==> flow/design.v <==
`timescale 1ns / 1ps
module dram_ctrl(
    addr1,
    idata1,
    req1,
    we1,
    odata1,
    ack1,
    addr2,
    req2,
    odata2,
    ack2,
    clk,
    reset,
    dram_dq,
    dram_di,
    dram_t,
    dram_a,
    dram_we,
    dram_ras,
    dram_cas,
	 req_r,
	 ack_r,
	 wb_addr,
	 wb_idata,
	 wb_odata,
	 wb_stb,
	 wb_we,
	 wb_ack
    );
    input [23:0] addr1;
    input [31:0] idata1;
    input req1;
    input we1;
    output [31:0] odata1;
    output ack1;
    input [23:0] addr2;
    input req2;
    output [31:0] odata2;
    output ack2;
    input clk;
    input reset;
    input [31:0] dram_dq;
    output [31:0] dram_di;
    output dram_t;
    output [11:0] dram_a;
    output dram_we;
    output dram_ras;
    output dram_cas;
    input req_r;
    output ack_r;
	 input [22:0] wb_addr;
	 input [31:0] wb_idata;
	 output [31:0] wb_odata;
	 input wb_stb;
	 input wb_we;
	 output wb_ack;
	 reg [5:0] state;
	 reg dram_we;
	 reg dram_ras;
	 reg dram_cas;
	 reg [11:0] dram_a;
	 reg dram_t;
	 reg [31:0] dram_di;
	 reg ack1;
	 reg ack2;
	 reg ack_r;
	 reg [31:0] odata1;
	 reg [31:0] odata2;
	 reg [31:0] wb_odata;
	 reg wb_ack;
	 reg [22:0] wb_addr_resync;
	 reg [31:0] wb_idata_resync;
	 reg wb_stb_resync;
	 reg wb_we_resync;
	 always @(posedge clk)
	   begin
		 wb_addr_resync <= wb_addr;
		 wb_idata_resync <= wb_idata;
		 wb_stb_resync <= wb_stb;
		 wb_we_resync <= wb_we;
		end
	 always @(posedge clk)
	 begin
		if (reset == 1)
		 begin
			state <= 0;
			dram_we <= 1;
			dram_ras <= 1;
			dram_cas <= 1;
			dram_a <= 0;
			dram_t <= 1;
			dram_di <= 0;
			ack1 <= 0;
			ack2 <= 0;
			ack_r <= 0;
			odata1 <= 0;
			odata2 <= 0;
			wb_odata <= 0;
			wb_ack <= 0;
		 end
		else
		 case (state)
			0: 
				begin
				 if (req1 == 1)
				   begin
					  dram_a[11:0] <= addr1[22:11];
					  if (we1 == 1)
					    begin
							state <= 10;
						 end
					  else
					    begin
							state <= 1;
						 end
					end
				 else if (wb_stb_resync == 1)
				   begin
					  dram_a[11:0] <= wb_addr_resync[22:11];
					  if (wb_we_resync == 1)
					    begin
							state <= 46;
						 end
					  else
					    begin
							state <= 37;
						 end
					end
			    else if (req2 == 1)
				   begin
					  dram_a[11:0] <= addr2[22:11];
					  state <= 19;
					end
			    else if (req_r == 1)
				   begin
					  state <= 28;
					end
				end
			1: 
				begin
					dram_ras <= 0;
					state <= 2;
				end
			2: 
				begin
					dram_a[10:0] <= addr1[10:0];
					dram_a[11] <= 0;
					state <= 3;
				end
			3: 
				begin
					dram_cas <= 0;
					state <= 4;
				end
			4: 
				state <= 5;
			5: 
				state <= 6;
			6: 
				state <= 7;
			7: 
			   begin
					dram_ras <= 1;
					dram_cas <= 1;
					dram_a[11:0] <= 0;
					odata1 <= dram_dq;
					state <= 8;
				end
			8:			
			   begin
					ack1 <= 1;
					state <= 9;
				end
			9:			
			   begin
					ack1 <= 0;
					state <= 0;
				end
			10: 
				begin
					dram_ras <= 0;
					state <= 11;
				end
			11: 
				begin
					dram_a[10:0] <= addr1[10:0];
					dram_a[11] <= 0;
					dram_we <= 0;
					dram_di <= idata1;
					dram_t <= 0;
					state <= 12;
				end
			12: 
				begin
					dram_cas <= 0;
					state <= 13;
				end
			13: 
				state <= 14;
			14: 
				state <= 15;
			15: 
			   begin
					dram_we <= 1;
					state <= 16;
				end
			16: 
			   begin
					dram_ras <= 1;
					dram_cas <= 1;
					dram_a[11:0] <= 0;
					dram_t <= 1;
					dram_di <= 0;
					state <= 17;
				end
			17:			
			   begin
					ack1 <= 1;
					state <= 18;
				end
			18:			
			   begin
					ack1 <= 0;
					state <= 0;
				end
			19: 
				begin
					dram_ras <= 0;
					state <= 20;
				end
			20: 
				begin
					dram_a[10:0] <= addr2[10:0];
					dram_a[11] <= 0;
					state <= 21;
				end
			21: 
				begin
					dram_cas <= 0;
					state <= 22;
				end
			22: 
				state <= 23;
			23: 
				state <= 24;
			24: 
				state <= 25;
			25: 
			   begin
					dram_ras <= 1;
					dram_cas <= 1;
					dram_a[11:0] <= 0;
					odata2 <= dram_dq;
					state <= 26;
				end
			26:			
			   begin
					ack2 <= 1;
					state <= 27;
				end
			27:			
			   begin
					ack2 <= 0;
					state <= 0;
				end
			28: 
				begin
					dram_cas <= 0;
					state <= 29;
				end
			29: 
				begin
					dram_ras <= 0;
					state <= 30;
				end
			30: 
				begin
					state <= 31;
				end
			31: 
			   begin
				  state <= 32;
				  dram_cas <= 1;
				end
			32: 
				state <= 33;
			33: 
				state <= 34;
			34: 
			   begin
					dram_ras <= 1;
					state <= 35;
				end
			35:			
			   begin
					ack_r <= 1;
					state <= 36;
				end
			36:			
			   begin
					ack_r <= 0;
					state <= 0;
				end
			55: 
				begin
				   dram_a[11:0] <= wb_addr_resync[22:11];
					state <= 37;
				end
			37: 
				begin
					dram_ras <= 0;
					state <= 38;
				end
			38: 
				begin
					dram_a[10:0] <= wb_addr_resync[10:0];
					dram_a[11] <= 0;
					state <= 39;
				end
			39: 
				begin
					dram_cas <= 0;
					state <= 40;
				end
			40: 
				state <= 41;
			41: 
				state <= 42;
			42: 
				state <= 43;
			43: 
			   begin
					dram_ras <= 1;
					dram_cas <= 1;
					dram_a[11:0] <= 0;
					wb_odata <= dram_dq;
					state <= 44;
				end
			44:			
			   begin
					wb_ack <= 1;
					state <= 45;
				end
			45:			
			   begin
				   if (wb_stb_resync == 0)
					  begin
						wb_ack <= 0;
						state <= 0;
					  end
				end
			56: 
				begin
				   dram_a[11:0] <= wb_addr_resync[22:11];
					state <= 46;
				end
			46: 
				begin
					dram_ras <= 0;
					state <= 47;
				end
			47: 
				begin
					dram_a[10:0] <= wb_addr_resync[10:0];
					dram_a[11] <= 0;
					dram_we <= 0;
					dram_di <= wb_idata_resync;
					dram_t <= 0;
					state <= 48;
				end
			48: 
				begin
					dram_cas <= 0;
					state <= 49;
				end
			49: 
				state <= 50;
			50: 
				state <= 51;
			51: 
			   begin
					dram_we <= 1;
					state <= 52;
				end
			52: 
			   begin
					dram_ras <= 1;
					dram_cas <= 1;
					dram_a[11:0] <= 0;
					dram_t <= 1;
					dram_di <= 0;
					state <= 53;
				end
			53:			
			   begin
					wb_ack <= 1;
					state <= 54;
				end
			54:			
			   begin
				   if (wb_stb_resync == 0)
					  begin
						wb_ack <= 0;
						state <= 0;
					  end
				end
		 endcase
	 end
endmodule
Reports on dram_ctrl
Tool output for the design above, in the order of the flow.
Line numbers count from 1 in the design file above.
Library cell names are shortened.
{"block": "setup", "design": "dram_ctrl", "clk_port": "clk", "library": "sky130hd", "pvt_corner": "tt_025C_1v80"}

Word level
Source: Yosys, flattened and elaborated, memories not mapped. Widths are those after wreduce. Registers that Yosys merges into a memory's read port (data or address) are not register bits. Print and check cells do not count. Equal cells are merged and count once.
{"block": "word_totals", "in_bits": 175, "latchBits": 0, "wordCells": 138, "memories": 0, "out_inout_bits": 148, "rom_bits": 0, "regBits": 211, "clocked_rd_ports_x_width": 0, "ramBits": 0}
{"block": "op_classes", "n_cmp": 0, "n_mul": 0, "n_eq": 59, "reduce_logical": 34, "n_mux": 26, "n_shift": 0, "bitwise": 0, "div_mod_pow": 0, "add_sub_neg": 0}
{"block": "ops", "op": "parallel mux 6 bit (select 53 bit)", "n": 1}
{"block": "ops", "op": "== test 6 bit (second input constant)", "n": 25}
{"block": "ops", "op": "== test 6 x 5 -> 1 bit (second input constant)", "n": 16}
{"block": "ops", "op": "parallel mux 32 bit (select 3 bit)", "n": 1}
{"block": "ops", "op": "parallel mux 11 bit (select 6 bit)", "n": 1}
{"block": "ops", "op": "nonzero test 54 bit", "n": 1}
{"block": "ops", "op": "== test 6 x 4 -> 1 bit (second input constant)", "n": 8}
{"block": "ops", "op": "2-to-1 mux 11 bit", "n": 3}
{"block": "ops", "op": "2-to-1 mux 6 bit", "n": 5}
{"block": "ops", "op": "== test 6 x 3 -> 1 bit (second input constant)", "n": 4}
{"block": "ops", "op": "OR reduction 6 bit", "n": 4}
{"block": "ops", "op": "OR reduction 2 bit", "n": 10}
{"block": "ops", "op": "parallel mux 1 bit (select 2 bit)", "n": 8}
{"block": "ops", "op": "nonzero test 2 bit", "n": 7}
{"block": "ops", "op": "== test 6 x 2 -> 1 bit (second input constant)", "n": 2}
{"block": "ops", "op": "OR reduction 10 bit", "n": 1}
{"block": "ops", "op": "nonzero test 3 bit", "n": 3}
{"block": "ops", "op": "2-to-1 mux 4 bit", "n": 2}
{"block": "ops", "op": "AND reduction 2 bit", "n": 3}
{"block": "ops", "op": "== test 6 x 1 -> 1 bit (second input constant)", "n": 1}
{"block": "ops", "op": "zero test 6 bit", "n": 1}
{"block": "ops", "op": "nonzero test 6 bit", "n": 1}
{"block": "ops", "op": "inequality test 5 bit (second input constant)", "n": 1}
{"block": "ops", "op": "OR reduction 5 bit", "n": 1}
{"block": "ops", "op": "inequality test 4 bit (second input constant)", "n": 1}
{"block": "ops", "op": "OR reduction 4 bit", "n": 1}
{"block": "ops", "op": "2-to-1 mux 1 bit", "n": 4}
{"block": "ops", "op": "AND reduction 3 bit", "n": 1}
Not listed: further kinds 2, cells in them 2.

Depth
Depth = most cells in a row (Yosys ltp): at word level without a register or memory, in the mapped netlist without a sequential cell, where the memories' decode and read muxes count.
{"block": "depth", "ltp_word": 5, "ABC_AREA": 0, "depth_mapped": 8, "ltp_nobuf": 5}

Netlist
The flow's flattened synthesis, as Yosys stat reports it; memories are mapped. The netlist is that of the ABC_AREA named above (0 if unset); the other value can give another one.
{"block": "by_type", "type": "dfxtp_1", "n": 211, "type_area_um2": 4.22E+03}
{"block": "by_type", "type": "nand2_1", "n": 236, "type_area_um2": 885.85}
{"block": "by_type", "type": "a21oi_1", "n": 109, "type_area_um2": 545.523}
{"block": "by_type", "type": "nor2_1", "n": 66, "type_area_um2": 247.738}
{"block": "by_type", "type": "a22oi_1", "n": 32, "type_area_um2": 240.23}
{"block": "by_type", "type": "a211oi_1", "n": 22, "type_area_um2": 165.158}
{"block": "by_type", "type": "buf_2", "n": 31, "type_area_um2": 155.149}
{"block": "by_type", "type": "clkbuf_1", "n": 38, "type_area_um2": 142.637}
{"block": "by_type", "type": "mux2i_1", "n": 13, "type_area_um2": 130.125}
{"block": "by_type", "type": "a211oi_2", "n": 10, "type_area_um2": 125.12}
{"block": "by_type", "type": "a222oi_1", "n": 11, "type_area_um2": 110.106}
{"block": "by_type", "type": "a311o_1", "n": 11, "type_area_um2": 110.106}
{"block": "by_type", "type": "o21ai_0", "n": 22, "type_area_um2": 110.106}
{"block": "by_type", "type": "a31oi_1", "n": 17, "type_area_um2": 106.352}
{"block": "by_type", "type": "nor3_1", "n": 18, "type_area_um2": 90.086}
{"block": "by_type", "type": "nand3_1", "n": 16, "type_area_um2": 80.077}
{"block": "by_type", "type": "nand2b_1", "n": 12, "type_area_um2": 75.072}
{"block": "by_type", "type": "nor2b_1", "n": 11, "type_area_um2": 68.816}
Not listed: further types 46, cells in them 80.
{"block": "synth_totals", "cell_count": 966, "seqArea_um2": 4224.1, "area_um2": 8251.7, "buf_cells": 81, "ffs": 211}

Path before layout
Path of least setup slack by OpenSTA after synthesis, without wires, with an ideal clock, recovery checks aside; 20% of the period is set as input and as output delay. Where synthesis merged equal registers, the netlist keeps one of their names.
{"block": "synth_timing", "path_kind": "input -> register", "from": "input reset", "to": "register dram_di[10]", "driving_pins": 5, "t_first_pin_ns": 0.446, "in_delay_ns": 0.446, "delay_ns": 1.342, "n_path_buf": 4, "period_ns": 2.23, "arrival_ns": 1.642, "t_required_ns": 2.084, "setup_time_ns": 0.146, "path_slack_ns": 0.441, "synth_period_reached_ns": 1.789}
"delay_ns" = arrival - input delay + setup time.
"driving_pins": output pins that drive a net of the path, with the launching flip-flop's if there is one; two outputs of one cell count as two.
"synth_period_reached_ns" is the clock period less the worst setup slack; recovery checks do not enter. This is arithmetic on one report: input and output delays are still those of the set period (20% each).
A register here has more assigning lines than the two given.
{"block": "synth_between", "cell_sequence": "clkbuf_1 > buf_2 > clkbuf_1 > clkbuf_1 > a211oi_2", "elab_chain_len": 0, "cells_between": 0, "cone_lines": 0}
{"block": "synth_rtl", "element": "start, declared", "line": 42, "text": "input reset;"}
{"block": "synth_rtl", "element": "end, assigned", "line": 190, "text": "dram_di <= idata1;"}
{"block": "synth_rtl", "element": "end, assigned", "line": 368, "text": "dram_di <= wb_idata_resync;"}
{"block": "synth_rtl", "element": "end, declared", "line": 44, "text": "output [31:0] dram_di;"}

Timing after layout
Path of least setup slack in the final report of flow run 1 (OpenROAD, finished layout, wires in). Where an end is a register, its clock arrival counts in the times.
{"block": "layout_timing", "path_kind": "register -> register", "from": "register state", "to": "register dram_a[4]", "path_slack_ns": 0.16, "period_ns": 2.61, "t_required_ns": 3.04, "driving_pins": 5, "arrival_ns": 2.88, "t_first_pin_ns": 0.51, "n_path_buf": 0, "setup_time_ns": 0.08}
An end named without its bit number is one bit of that signal or, where synthesis recoded a state register, one of its new flip-flops.
A register here has more assigning lines than the two given.
{"block": "layout_between", "cell_sequence": "dfxtp_1 > nand2_1 > nor4_2 > a222oi_1 > a31oi_1"}
{"block": "layout_rtl", "element": "start, declared", "line": 58, "text": "reg [5:0] state;"}
{"block": "layout_rtl", "element": "start, assigned", "line": 87, "text": "state <= 0;"}
{"block": "layout_rtl", "element": "start, assigned", "line": 111, "text": "state <= 10;"}
{"block": "layout_rtl", "element": "end, assigned", "line": 108, "text": "dram_a[11:0] <= addr1[22:11];"}
{"block": "layout_rtl", "element": "end, assigned", "line": 120, "text": "dram_a[11:0] <= wb_addr_resync[22:11];"}
{"block": "layout_rtl", "element": "end, declared", "line": 46, "text": "output [11:0] dram_a;"}
No chain of elaborated cells between the ends is given.

Subject: flow runs of dram_ctrl

Hi,

dram_ctrl through Yosys and OpenROAD on sky130hd: 2 stored runs, unordered, with their settings and measured results. The constraints put input and output delay at 20% of the set period each and load the outputs with 0.01 pF.
"timing.achieved_period_ns" = clock period - worst setup slack. The figure is calculated, with input and output delays left at 20% of the set period.
By "worstPathTime_ns" is meant the share of the clock period that the worst setup path is allowed (20% is reserved at inputs, 20% at outputs), minus its slack. Clock arrival times at its registers enter into it.
By "power_mw" is meant OpenSTA's value without simulated activity: inputs other than the clock are taken to toggle once in ten clock periods, and the tool carries that through the logic.

{"run": "flow run 1", "settings": { "period_ns": 2.61, "CORE_UTILIZATION": 47, "PLACE_DENSITY_LB_ADDON": 0.23, "CORE_ASPECT_RATIO": 1.46, "CORE_MARGIN": 8, "CELL_PAD_IN_SITES_GLOBAL_PLACEMENT": 0, "CTS_CLUSTER_SIZE": 72, "MIN_ROUTING_LAYER": "met2", "CAP_MARGIN": 20, "SLEW_MARGIN": 20 }, "results": { "power_mw": 9.794, "final_cell_area_um2": 12363.1, "timing.achieved_period_ns": 2.446, "worstSetupSlack_ns": 0.164, "fin_tns_ns": 0.000, "worstPathTime_ns": 2.45, "critical_path_kind": "register -> register", "hold_worst_slack_ns": 0.450, "synth_area_um2": 8251.7, "fin_util_frac": 0.719, "total_die_area_um2": 22128.7 }}
{"run": "flow run 2", "settings": { "period_ns": 1.81, "CORE_UTILIZATION": 48, "PLACE_DENSITY": 0.37, "CORE_ASPECT_RATIO": 0.82, "CELL_PAD_IN_SITES_DETAIL_PLACEMENT": 1, "GPL_TIMING_DRIVEN": 0, "CTS_CLUSTER_SIZE": 88, "CTS_CLUSTER_DIAMETER": 136, "SLEW_MARGIN": 5, "MIN_ROUTING_LAYER": "met1", "CAP_MARGIN": 20, "CORE_MARGIN": 2 }, "outcome": "did not finish, clock tree synthesis stopped with DPL-0033"}

Regards
